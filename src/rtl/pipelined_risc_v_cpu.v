==> flow/design.v <==
module program_memory
	#(parameter DATA_WIDTH=8,
				ADD_WIDTH=7)
	(input clk,
	 input wrEn,
	 input [ADD_WIDTH-1:0]readAdd,writeAdd,
	 input [DATA_WIDTH-1:0]writeData,
	 output [31:0]instruction);
	reg [DATA_WIDTH-1:0]memory[0:(2**ADD_WIDTH)-1];  
	always@(posedge clk)begin
		if(wrEn)begin  
			memory[writeAdd]<=writeData;
		end
		else begin
			memory[writeAdd]<=memory[writeAdd];
		end
	end
    assign instruction={memory[readAdd+'d3],memory[readAdd+'d2],memory[readAdd+'d1],memory[readAdd]};  
endmodule
module program_counter #(parameter WIDTH = 32)(clk, rst, condition, pc_scr, function_3, jump_add,current_ins_add); 
  input clk;
  input rst;
  input condition;
  input [2:0] function_3;
  input [6:0] pc_scr;
  input [6:0] jump_add;
  output reg [WIDTH-1:0] current_ins_add = {WIDTH{1'b0}};
  wire [WIDTH-1:0] next_ins_add;
  always @(posedge clk) begin  
    if(!rst) begin
	    current_ins_add <= {WIDTH{1'b0}};
    end
    else if(pc_scr == 7'b1111111)begin        
        current_ins_add <= current_ins_add;       
    end
    else if(pc_scr == 7'b110_1111) begin
        current_ins_add <= jump_add;
     end
     else if(pc_scr == 7'b110_0011) begin
        if(function_3 == 3'b000) begin
            if(condition)
                current_ins_add <= jump_add;
            else
                current_ins_add <= next_ins_add;
        end
        else if (function_3 == 3'b001) begin
            if(condition != 0)
                current_ins_add <= jump_add;
            else
                current_ins_add <= next_ins_add;
        end 
        else 
            current_ins_add <= next_ins_add;
     end
	 else begin
		current_ins_add <= next_ins_add;
	 end
  end
	assign next_ins_add = current_ins_add[WIDTH-1:0] + 3'b100;  
endmodule
module control_unit #(parameter OP_WIDTH = 7) (
  input  [2:0] func3,
  input  [OP_WIDTH-1:0] func7,
  input  [OP_WIDTH-1:0] opcode,
  output reg  reg_wen,
  output reg  data_imm_sel,
  output reg  [3:0] alu_op
);
  always @(func3, func7, opcode) begin
  case(opcode)
    7'b0110011 :  begin
      case(func7)
        7'b0000000 : begin
          case(func3)
            3'b000 :  begin
              reg_wen = 1'b1;
              data_imm_sel = 1'b0;
              alu_op = 4'b0001;
            end
            3'b010 :  begin
              reg_wen = 1'b1;
              data_imm_sel = 1'b0;
              alu_op = 4'b0111;
            end
            3'b100 : begin
              reg_wen = 1'b1;
              data_imm_sel = 1'b0;
              alu_op = 4'b0101;
            end
            3'b110 : begin
              reg_wen = 1'b1;
              data_imm_sel = 1'b0;
              alu_op = 4'b0011;
            end
            3'b111 : begin
              reg_wen = 1'b1;
              data_imm_sel = 1'b0;
              alu_op = 4'b0100;
            end
            default : begin
              reg_wen = 1'b0;
              data_imm_sel = 1'b0;
              alu_op = 4'b0000;
            end
          endcase
        end
        7'b0100000: begin
          case(func3)
            3'b000 :  begin
              reg_wen = 1'b1;
              data_imm_sel = 1'b0;
              alu_op = 4'b0010;
            end
            3'b111 : begin
              reg_wen = 1'b1;
              data_imm_sel = 1'b0;
              alu_op = 4'b0110;
            end
            default : begin
              reg_wen = 1'b0;
              data_imm_sel = 1'b0;
              alu_op = 4'b0000;
            end
          endcase
        end
        default: begin
          reg_wen = 1'b0;
          data_imm_sel = 1'b0;
          alu_op = 4'b0000;
        end
      endcase
    end
    7'b0010011 : begin
        reg_wen = 1'b1;
        data_imm_sel = 1'b1;
        alu_op = 4'b0001;
      end      
      7'b110_0011 : begin
        reg_wen = 1'b1;
        data_imm_sel = 1'b0;
        alu_op = 4'b1000;
      end
      default: begin
        reg_wen = 1'b0;
        data_imm_sel = 1'b0;
        alu_op = 4'b0000;
      end
    endcase
  end
endmodule           
module d_ff #(
    parameter WIDTH = 7   
)(
    input  wire                 clk,   
    input  wire                 rst,   
    input  wire [WIDTH-1:0]     d,     
    output reg  [WIDTH-1:0]     q      
);
    always @(posedge clk or negedge rst) begin
        if (!rst)
            q <= {WIDTH{1'b0}};  
        else
            q <= d;              
    end
endmodule
module alu #(parameter WIDTH = 8,OP_WIDTH = 4) (alu_op, op1, op2, out);
  input [OP_WIDTH - 1:0] alu_op;       
  input [WIDTH - 1:0] op1;             
  input [WIDTH - 1:0] op2;             
  output reg [WIDTH-1:0] out = {8{1'b0}};        
  always @(alu_op, op1, op2) begin
    case(alu_op)
      4'b0001: out = op1 + op2;                
      4'b0010: out = op1 - op2;                
      4'b0011: out = op1 | op2;                
      4'b0100: out = op1 & op2;                
      4'b0101: out = op1 ^ op2;                
      4'b0110: out = ~(op1);                   
      4'b0111: out = op1 > op2;                
      4'b1000: out = (op1 == op2);             
      default: out = {8{1'b0}};                
    endcase
  end
endmodule
module data_forward #(parameter ADDR_WIDTH = 5) ( r_reg1, r_reg2, w_reg, op1_select, op2_select);  
  input [ADDR_WIDTH-1:0] r_reg1;
  input [ADDR_WIDTH-1:0] r_reg2;
  input [ADDR_WIDTH-1:0] w_reg;
  output reg op1_select;
  output reg op2_select;
  always @(r_reg1, w_reg) begin
    if(r_reg1 == w_reg)
      op1_select = 1'b1;
    else
      op1_select = 1'b0;
  end
  always @(r_reg2, w_reg) begin
    if(r_reg2 == w_reg)
      op2_select = 1'b1;
    else
      op2_select = 1'b0;
  end
endmodule
module decode_stage #(parameter WIDTH = 8) (clk, r_reg1, r_reg2, wr_reg, func3, func7, opcode, immediate_data, r_reg1_out, r_reg2_out, wr_reg_out, immediate_data_out, func3_out, func7_out, opcode_out); 
  input clk;
  input [2:0] func3;
  input [4:0] r_reg1;
  input [4:0] r_reg2;
  input [4:0] wr_reg;
  input [6:0] func7;
  input [6:0] opcode;
  input [WIDTH-1:0] immediate_data;
  output reg [2:0] func3_out;
  output reg [4:0] r_reg1_out;
  output reg [4:0] r_reg2_out;
  output reg [4:0] wr_reg_out;
  output reg [6:0] func7_out;
  output reg [6:0] opcode_out;
  output reg [WIDTH-1:0] immediate_data_out;
  reg [WIDTH-1:0] immediate_temp;
  always@(posedge clk) begin
    func3_out <= func3;
	r_reg1_out <= r_reg1;
	r_reg2_out <= r_reg2;
	func7_out <= func7;
	opcode_out <= opcode;
	wr_reg_out <= wr_reg;
	immediate_temp <= immediate_data;
    immediate_data_out <= immediate_temp;
  end
endmodule
module fetch_stage #(parameter WIDTH = 32) (clk, current_ins, next_ins); 
  input clk;
  input [WIDTH-1:0] current_ins;
  output reg [WIDTH-1:0] next_ins;
  always@(posedge clk)begin
    next_ins <= current_ins;
  end
endmodule
module mux_2_1 #(parameter WIDTH = 7) (i0, i1, sel, mux_out); 
  input sel;
  input [WIDTH-1:0] i0;
  input [WIDTH-1:0] i1;
  output [WIDTH-1:0] mux_out;
  assign mux_out = sel ? i1 : i0;   
endmodule
module register_bank #(parameter DEPTH = 15, WIDTH = 8, ADD_WIDTH = 5) (clk, w_en, r_reg1, r_reg2, w_reg, w_data, read_data1, read_data2, output_data);
  input clk;
  input w_en;
  input [ADD_WIDTH - 1:0] r_reg1;
  input [ADD_WIDTH - 1:0] r_reg2;
  input [ADD_WIDTH - 1:0] w_reg;
  input [WIDTH-1:0] w_data;
  output [WIDTH-1:0] read_data1;
  output [WIDTH-1:0] read_data2;
  output [WIDTH-1:0] output_data;
	reg [WIDTH - 1 : 0] registers[0 : DEPTH - 1];  
  always @(posedge clk) begin
    registers[0] <= {WIDTH{1'b0}};
    if(w_en && w_reg != 5'b00000)                                     
      registers[w_reg] <= w_data;
  end
  assign read_data1 = registers[r_reg1];         
  assign read_data2 = registers[r_reg2];         
  assign output_data = registers[w_reg];
endmodule
module writeback_stage #(parameter WIDTH = 8) (clk, reg_wen, wr_reg, alu_result, reg_wen_out, wr_reg_out, alu_result_out);
  input clk;
  input reg_wen;
  input [4:0] wr_reg;
  input [WIDTH-1:0] alu_result;
  output reg reg_wen_out;
  output reg [4:0] wr_reg_out;
  output reg [WIDTH-1:0] alu_result_out;
  always@(posedge clk) begin
    reg_wen_out <= reg_wen;
	wr_reg_out <= wr_reg;
    alu_result_out <= alu_result;
  end
endmodule
module pipelined_risc_v_cpu  #(
	parameter 	DATA_WIDTH = 32,
				ADD_WIDTH=7,
				WIDTH = 8
	)(
	input clk,rst,
	input pmWrEn, 
	input [7:0]instructionIn,
	input [ADD_WIDTH-1:0]pm_addr,
	output [7:0]alu_result);
	wire [ADD_WIDTH-1:0]pointer;	
	wire [31:0] instruction;
	wire [31:0] next_ins_w;
  wire reg_wen_w;
  wire data_imm_sel_w;
  wire [3:0] alu_op_w;
  wire [WIDTH-1:0] read_data1_w;
  wire [WIDTH-1:0] read_data2_w;
	wire [2:0] func3_out;
	wire [4:0] r_reg1_out;
	wire [4:0] r_reg2_out;
	wire [4:0] wr_reg_dec_w;
	wire [6:0] func7_out;
	wire [6:0] opcode_out;
	wire [6:0] opcode_out_reg;
	wire [WIDTH-1:0] immediate_data_dec_w;
    wire [7:0] alu_result_w;
	wire reg_wen_wb_w;
	wire [4:0] wr_reg_wb_w;
	wire [7:0] alu_result_wb_w;
	wire [WIDTH-1:0] mux_out_w;
	wire op1_select;
	wire op2_select;
	wire [WIDTH-1:0] mux_out_op1;
	wire [WIDTH-1:0] mux_out_op2;
	wire [WIDTH-1:0] output_data;
	wire [WIDTH-1:0] alu_reset_output;
	program_memory #(.DATA_WIDTH(8), .ADD_WIDTH(7))
	program_memory_inst1(.clk(clk),
						 .wrEn(pmWrEn),
						 .readAdd(pointer),
						 .writeAdd(pm_addr),
						 .writeData(instructionIn),
						 .instruction(instruction));
	program_counter #(.WIDTH(ADD_WIDTH))
	program_counter_inst2(.clk(clk),
						  .rst(rst),
						  .condition(|alu_result_w),
						  .pc_scr(instruction[6:0]),
						  .function_3(instruction[14:12]),
						  .jump_add(instruction[31:25]),
						  .current_ins_add(pointer));
	fetch_stage #(.WIDTH(32)) 
	fetch_stage_inst3(.clk(clk), 
					  .current_ins(instruction),
					  .next_ins(next_ins_w));
	decode_stage #(.WIDTH(8)) 
	decode_stage_inst(.clk(clk),
					  .r_reg1(next_ins_w[19:15]), 
					  .r_reg2(next_ins_w[24:20]), 
					  .wr_reg(next_ins_w[11:7]), 
					  .func3(next_ins_w[14:12]), 
					  .func7(next_ins_w[31:25]), 
					  .opcode(next_ins_w[6:0]), 
					  .immediate_data(instruction[31:24]), 
					  .r_reg1_out(r_reg1_out), 
					  .r_reg2_out(r_reg2_out), 
					  .wr_reg_out(wr_reg_dec_w), 
					  .immediate_data_out(immediate_data_dec_w), 
					  .func3_out(func3_out), 
					  .func7_out(func7_out), 
					  .opcode_out(opcode_out));
	d_ff #(.WIDTH(7)) 
	dff (.clk(clk),
         .rst(rst),
         .d(opcode_out),
         .q(opcode_out_reg));
	control_unit #(.OP_WIDTH(7)) 
	control_unit_inst(.func3(func3_out), 
					  .func7(func7_out),
					  .opcode(opcode_out),
					  .reg_wen(reg_wen_w),
					  .data_imm_sel(data_imm_sel_w),
					  .alu_op(alu_op_w));
	register_bank #(.DEPTH(32), .WIDTH(8), .ADD_WIDTH(5)) 
	reg_bank_inst(.clk(clk), 
				  .w_en(reg_wen_wb_w),
				  .r_reg1(r_reg1_out),
				  .r_reg2(r_reg2_out),
				  .w_reg(wr_reg_wb_w),
				  .w_data(alu_result_wb_w[7:0]),
				  .read_data1(read_data1_w),
				  .read_data2(read_data2_w),
				  .output_data(output_data));
	data_forward #(.ADDR_WIDTH(5)) 
	data_forward_inst(.r_reg1(r_reg1_out), 
					  .r_reg2(r_reg2_out), 
					  .w_reg(wr_reg_wb_w), 
					  .op1_select(op1_select), 
					  .op2_select(op2_select));
	mux_2_1 #(.WIDTH(8)) 
	op1_select_inst(.i0(read_data1_w), 
					.i1(alu_result_wb_w),
					.sel(op1_select), 
					.mux_out(mux_out_op1));
	mux_2_1 #(.WIDTH(8)) 
	op2_select_inst (.i0(read_data2_w), 
					 .i1(alu_result_wb_w),
					 .sel(op2_select),
					 .mux_out(mux_out_op2));
	mux_2_1 #(.WIDTH(8)) 
	data_store_sel_mux(.i0(mux_out_op2),
					   .i1(immediate_data_dec_w),
					   .sel(data_imm_sel_w),
					   .mux_out(mux_out_w));			  
	mux_2_1 #(.WIDTH(8)) 
	alu_output_sel_mux(.i0(alu_result_wb_w),
					   .i1(output_data),
					   .sel(&opcode_out_reg),
					   .mux_out(alu_reset_output));
	alu #(.WIDTH(8), .OP_WIDTH(4)) 
	alu_inst(.alu_op(alu_op_w),
			 .op1(mux_out_op1),
			 .op2(mux_out_w),
			 .out(alu_result_w));
	writeback_stage #(.WIDTH(8)) 
	writeback_stage_inst(.clk(clk),
						 .reg_wen(reg_wen_w),
						 .wr_reg(wr_reg_dec_w),
						 .alu_result(alu_result_w),
						 .reg_wen_out(reg_wen_wb_w),
						 .wr_reg_out(wr_reg_wb_w),
						 .alu_result_out(alu_result_wb_w));
	assign alu_result = alu_reset_output;
endmodule
# Tool chain data of pipelined_risc_v_cpu
# What the tools print for pipelined_risc_v_cpu, step after step.
# Lines are those of the file above, counted from 1.
# Operators: Yosys type, input widths -> output width; for muxes data width and select width s.
# Cell names lack the library's common part.
# Not given: --
[setup]
design = "pipelined_risc_v_cpu"
clock_port = "clk"
library = "sky130hd"
corner = "tt_025C_1v80"

# Word level
# Counts by Yosys on the flattened word-level netlist (proc, flatten, opt, wreduce; memories kept). Print and check cells are left out. Cells with the same type and inputs are merged into one.
# Yosys's memory passes give these memory sizes; they may raise the number of words (mostly to a power of two), join words into wider ones and drop unused or constant bits.
[classes]
n_div = 0
compare = 1
n_eq = 24
reduce_logical = 11
logic = 5
mul = 0
n_addsub = 6
shift = 0
muxes = 29
[op_table]
columns = ["cell", "n"]
rows = [
  ["$pmux 8 s8", 1],
  ["$mux 8", 8],
  ["$mux 7", 5],
  ["$eq 7x7->1 const B", 4],
  ["$eq 4x3->1 const B", 4],
  ["$pmux 3 s5", 1],
  ["$add 7x2->7 const B", 2],
  ["$eq 7x6->1 const B", 2],
  ["$pmux 4 s3", 1],
  ["$eq 5x5->1", 2],
  ["$eq 3x3->1 const B", 3],
  ["$eq 4x2->1 const B", 2],
  ["$add 8x8->8", 1],
  ["$sub 8x8->8", 1],
  ["$gt 8x8->1", 1],
  ["$eq 8x8->1", 1],
  ["$and 8x8->8", 1],
  ["$or 8x8->8", 1],
  ["$xor 8x8->8", 1],
  ["$not 8->8", 1],
  ["$reduce_or 8->1", 1],
  ["$pmux 4 s2", 1],
  ["$mux 1", 8],
  ["$add 7x1->7 const B", 1],
  ["$add 7x3->7 const B", 1],
  ["$eq 7x5->1 const B", 1],
  ["$logic_not 7->1", 1],
  ["$reduce_and 7->1", 1],
]
# Not listed: further kinds 15, cells in them 18.
[word_totals]
clocked_rd_ports_x_width = 32
ff_bits = 108
wordCells = 92
rom_bits = 0
memories = 2
inputBits = 18
ram_bits = 1280
output_inout_bits = 8
latchBits = 0
[memory_table]
columns = ["name", "size", "word_bits", "rd", "wr", "line", "text"]
rows = [
  ["program_memory_inst1.memory", 128, 8, 4, 1, 9, "reg [DATA_WIDTH-1:0]memory[0:(2**ADD_WIDTH)-1];"],
  ["reg_bank_inst.registers", 32, 8, 3, 2, 257, "reg [WIDTH - 1 : 0] registers[0 : DEPTH - 1];"],
]

# Longest topological paths
# Depth = most cells in a row (Yosys ltp): at word level without a register or memory, in the mapped netlist without a sequential cell, where the memories' decode and read muxes count.
[logic_depth]
depth_word = 12
ABC_AREA = 0
ltp_mapped = 24
mapped_depth_nobuf = 21

# Netlist
# Source: synth_stat.txt of the flow (Yosys; design flattened, memories mapped). It holds for the ABC_AREA given above (unset counts as 0); a run with the other value may have another netlist.
[synth_totals]
flip_flops = 1372
synth_area_um2 = 81673.3
stdcells = 4849
[by_type]
columns = ["type", "n"]
rows = [
  ["edfxtp_1", 1272],
  ["mux4_2", 1141],
  ["mux2i_1", 358],
  ["dfxtp_1", 93],
  ["nor2_1", 272],
  ["nand2_1", 263],
  ["mux2_2", 76],
  ["clkbuf_1", 166],
  ["a21oi_1", 119],
  ["buf_6", 51],
  ["a211oi_1", 71],
  ["mux4_1", 19],
  ["a22oi_1", 60],
  ["buf_2", 88],
  ["buf_4", 51],
  ["ha_1", 29],
  ["nand3_1", 71],
  ["o21ai_0", 71],
]
# Not listed: further types 84, cells in them 578.
# The figures by module come from a second, unflattened synthesis with its own total; it is not the netlist above.
[unflattened]
cells_unflattened = 5604
hier_area_um2 = 83553.9
# Each row is one instance without its submodules.
[by_module]
columns = ["mod", "seq_area_um2", "mod_area_um2", "cells", "n_inst"]
rows = [
  ["program_memory", 30749.5, 65007.3, 4390, 1],
  ["register_bank", 7607.3, 13934.6, 797, 1],
  ["alu", 0.0, 1292.5, 181, 1],
  ["decode_stage (WIDTH=8)", 960.9, 960.9, 48, 1],
  ["fetch_stage (WIDTH=32)", 640.6, 640.6, 32, 1],
  ["mux_2_1 (WIDTH=8)", 0.0, 131.4, 9, 4],
  ["program_counter (WIDTH=7)", 140.1, 411.6, 51, 1],
  ["writeback_stage (WIDTH=8)", 280.3, 280.3, 14, 1],
  ["control_unit (OP_WIDTH=7)", 0.0, 176.4, 28, 1],
  ["d_ff (WIDTH=7)", 175.2, 175.2, 7, 1],
  ["data_forward (ADDR_WIDTH=5)", 0.0, 117.6, 14, 1],
  ["pipelined_risc_v_cpu", 0.0, 31.3, 6, 1],
]

# Path before layout
# Path of least setup slack by OpenSTA after synthesis, without wires, with an ideal clock, recovery checks aside; 20% of the period is set as input and as output delay. Where synthesis merged equal registers, the netlist keeps one of their names.
[synth_path]
kind = "register -> register"
from = "register decode_stage_inst.r_reg2_out[0]"
to = "register program_counter_inst2.current_ins_add[3]"
arrival_time_ns = 5.647
setup_slack_ns = 5.183
t_first_pin_ns = 0.000
path_delay_ns = 5.717
setup_ns = 0.070
required_time_ns = 10.830
clock_period_ns = 10.9
path_stages = 23
period_less_setup_slack_ns = 5.717
# "path_delay_ns" is the arrival time less input delay plus setup time.
# "path_stages": output pins that drive a net of the path, with the launching flip-flop's if there is one; two outputs of one cell count as two.
# "period_less_setup_slack_ns" = period - worst setup slack (recovery checks aside). The figure is calculated, with input and output delays left at 20% of the set period.
# Between the ends stands the longest chain of elaborated cells between them, by number of cells; it is not shown to be the way that was timed. Of several equally long chains one is given.
# Each line given opens the expression or statement behind the cell; cells for indexed reads and writes are added by Yosys, which also makes memories of some case tables.
# A register here has more assigning lines than the two given.
[synth_via]
path_cell_list = "dfxtp_1 clkbuf_1 buf_1 mux4_2 mux4_2 o22ai_1 inv_1 o22ai_1 inv_1 ha_1 fa_1 nand2b_1 a21oi_1 a21boi_0 xnor2_1 nor2_1 a2111o_1 or3_1 o31ai_2 a21oi_2 buf_6 or3b_1 a21oi_1"
elab_chain_len = 12
cone_cells = 18
cone_classes = "2 x add/sub; 1 x compare; 2 x eq/ne; 9 x mux; 3 x logic; 1 x reduce/logical"
[synth_rtl]
columns = ["item", "line", "text"]
rows = [
  ["from (decl)", 215, "output reg [4:0] r_reg2_out;"],
  ["from (assign)", 224, "r_reg2_out <= r_reg2;"],
  ["$eq 5x5->1", 198, "if(r_reg2 == w_reg)"],
  ["$mux 1", 198, ""],
  ["$mux 8 x2", 245, "assign mux_out = sel ? i1 : i0;"],
  ["$sub 8x8->8", 174, "4'b0010: out = op1 - op2;"],
  ["$pmux 8 s8", 172, "case(alu_op)"],
  ["$reduce_or 8->1", 328, ".condition(|alu_result_w),"],
  ["$mux 7", 47, "if(condition != 0)"],
  ["$mux 7", 46, "else if (function_3 == 3'b001) begin"],
  ["$mux 7", 40, "if(function_3 == 3'b000) begin"],
  ["$mux 7", 39, "else if(pc_scr == 7'b110_0011) begin"],
  ["$mux 7", 36, "else if(pc_scr == 7'b110_1111) begin"],
  ["to (assign)", 34, "current_ins_add <= current_ins_add;"],
  ["to (assign)", 37, "current_ins_add <= jump_add;"],
  ["to (decl)", 27, "output reg [WIDTH-1:0] current_ins_add = {WIDTH{1'b0}};"],
]
# Nets of the timed path that keep an RTL name, with a line that drives or declares them; the list need not be complete.
[synth_named_nets]
columns = ["net", "line"]
rows = [
  ["alu_inst.out[6]", 172],
]

# Timing after layout
# Path of least setup slack in the final report of run 2 (OpenROAD, finished layout, wires in). Where an end is a register, its clock arrival counts in the times.
[layout_path]
kind = "register -> output"
from = "register (name not given)"
to = "output port alu_result[2]"
required_time_ns = 8.88
path_stages = 10
clock_period_ns = 11.1
output_delay_ns = 2.22
setup_slack_ns = 4.16
arrival_time_ns = 4.72
t_first_pin_ns = 0.76
[layout_via]
path_cell_list = "dfxtp_4 buf_4 mux4_2 nand2_1 o21ai_0 a221oi_1 o21ai_0 nor2_1 a21oi_1 clkdlybuf4s50_1"
[layout_rtl]
columns = ["item", "line", "text"]
rows = [
  ["to (decl)", 290, "output [7:0]alu_result);"],
]
# Chain of elaborated cells between the ends: none given.

pipelined_risc_v_cpu through Yosys and OpenROAD on sky130hd: 2 stored runs, unordered, with their settings and measured results. The constraints put input and output delay at 20% of the set period each and load the outputs with 0.01 pF.
By "clock_period_reached_ns" is meant the clock period of the run minus its worst setup slack. This is arithmetic on one report: input and output delays are still those of the set period (20% each).
"worst_path_ns" = time allowed to the worst setup path (clock period - input delay - output delay, where it has them) - its slack; a late launch clock adds to it, a late capture clock takes from it.
"fin_power_uw": no workload was simulated; the value follows from the tool's default switching activity.

# run 1
==> flow/run.sh <==
#!/bin/bash
# the make line also repeats the synthesis and layout settings of config.mk as NAME=value (left out here)
make -C /OpenROAD-flow-scripts/flow DESIGN_CONFIG=/design/flow/config.mk WORK_HOME=/design/flow/orfs CLKGATE_MAP_FILE= finish
==> flow/config.mk <==
export PLATFORM = sky130hd
export DESIGN_NAME = pipelined_risc_v_cpu
export DESIGN_NICKNAME = pipelined_risc_v_cpu
export VERILOG_FILES = /design/flow/design.v
export SDC_FILE = /design/flow/constraint.sdc
export NUM_CORES = 4
export LEC_CHECK = 0
export CAP_MARGIN = 20
export CORE_MARGIN = 2
export CORE_UTILIZATION = 66
export CTS_CLUSTER_SIZE = 81
export MIN_ROUTING_LAYER = met2
export SETUP_SLACK_MARGIN = 0.51
export SLEW_MARGIN = 10
export TNS_END_PERCENT = 45
==> flow/constraint.sdc <==
create_clock -name core_clock -period 6.07 [get_ports {clk}]
set_input_delay 1.2140 -clock core_clock [delete_from_list [all_inputs] [get_ports {clk}]]
set_output_delay 1.2140 -clock core_clock [all_outputs]
set_load 0.01 [all_outputs]

==> run 1: results <==
outcome="not finished: routing ended with error GRT-0116"

# run 2
==> flow/run.sh <==
#!/bin/bash
# the make line also repeats the synthesis and layout settings of config.mk as NAME=value (left out here)
make -C /OpenROAD-flow-scripts/flow DESIGN_CONFIG=/design/flow/config.mk WORK_HOME=/design/flow/orfs CLKGATE_MAP_FILE= finish
==> flow/config.mk <==
export PLATFORM = sky130hd
export DESIGN_NAME = pipelined_risc_v_cpu
export DESIGN_NICKNAME = pipelined_risc_v_cpu
export VERILOG_FILES = /design/flow/design.v
export SDC_FILE = /design/flow/constraint.sdc
export NUM_CORES = 4
export LEC_CHECK = 0
export CAP_MARGIN = 20
export CELL_PAD_IN_SITES_DETAIL_PLACEMENT = 0
export CORE_ASPECT_RATIO = 0.63
export CORE_MARGIN = 2
export CORE_UTILIZATION = 26
export CTS_CLUSTER_DIAMETER = 192
export MAX_ROUTING_LAYER = met5
export MIN_ROUTING_LAYER = met1
export SLEW_MARGIN = 20
export TNS_END_PERCENT = 55
==> flow/constraint.sdc <==
create_clock -name core_clock -period 11.1 [get_ports {clk}]
set_input_delay 2.2200 -clock core_clock [delete_from_list [all_inputs] [get_ports {clk}]]
set_output_delay 2.2200 -clock core_clock [all_outputs]
set_load 0.01 [all_outputs]

==> run 2: results <==
ys_area_um2=81673.3
total_die_area_um2=318747.0
post_route_stdcell_area_um2=91871.9
layout_utilization_pct=29.4
timing.setup.ws_ns=4.156
tns_setup_ns=0.000
hold_worst_slack_ns=0.326
fin_power_uw=14698
clock_period_reached_ns=6.944
worst_path_ns=4.72
critical_path_kind="register -> output"
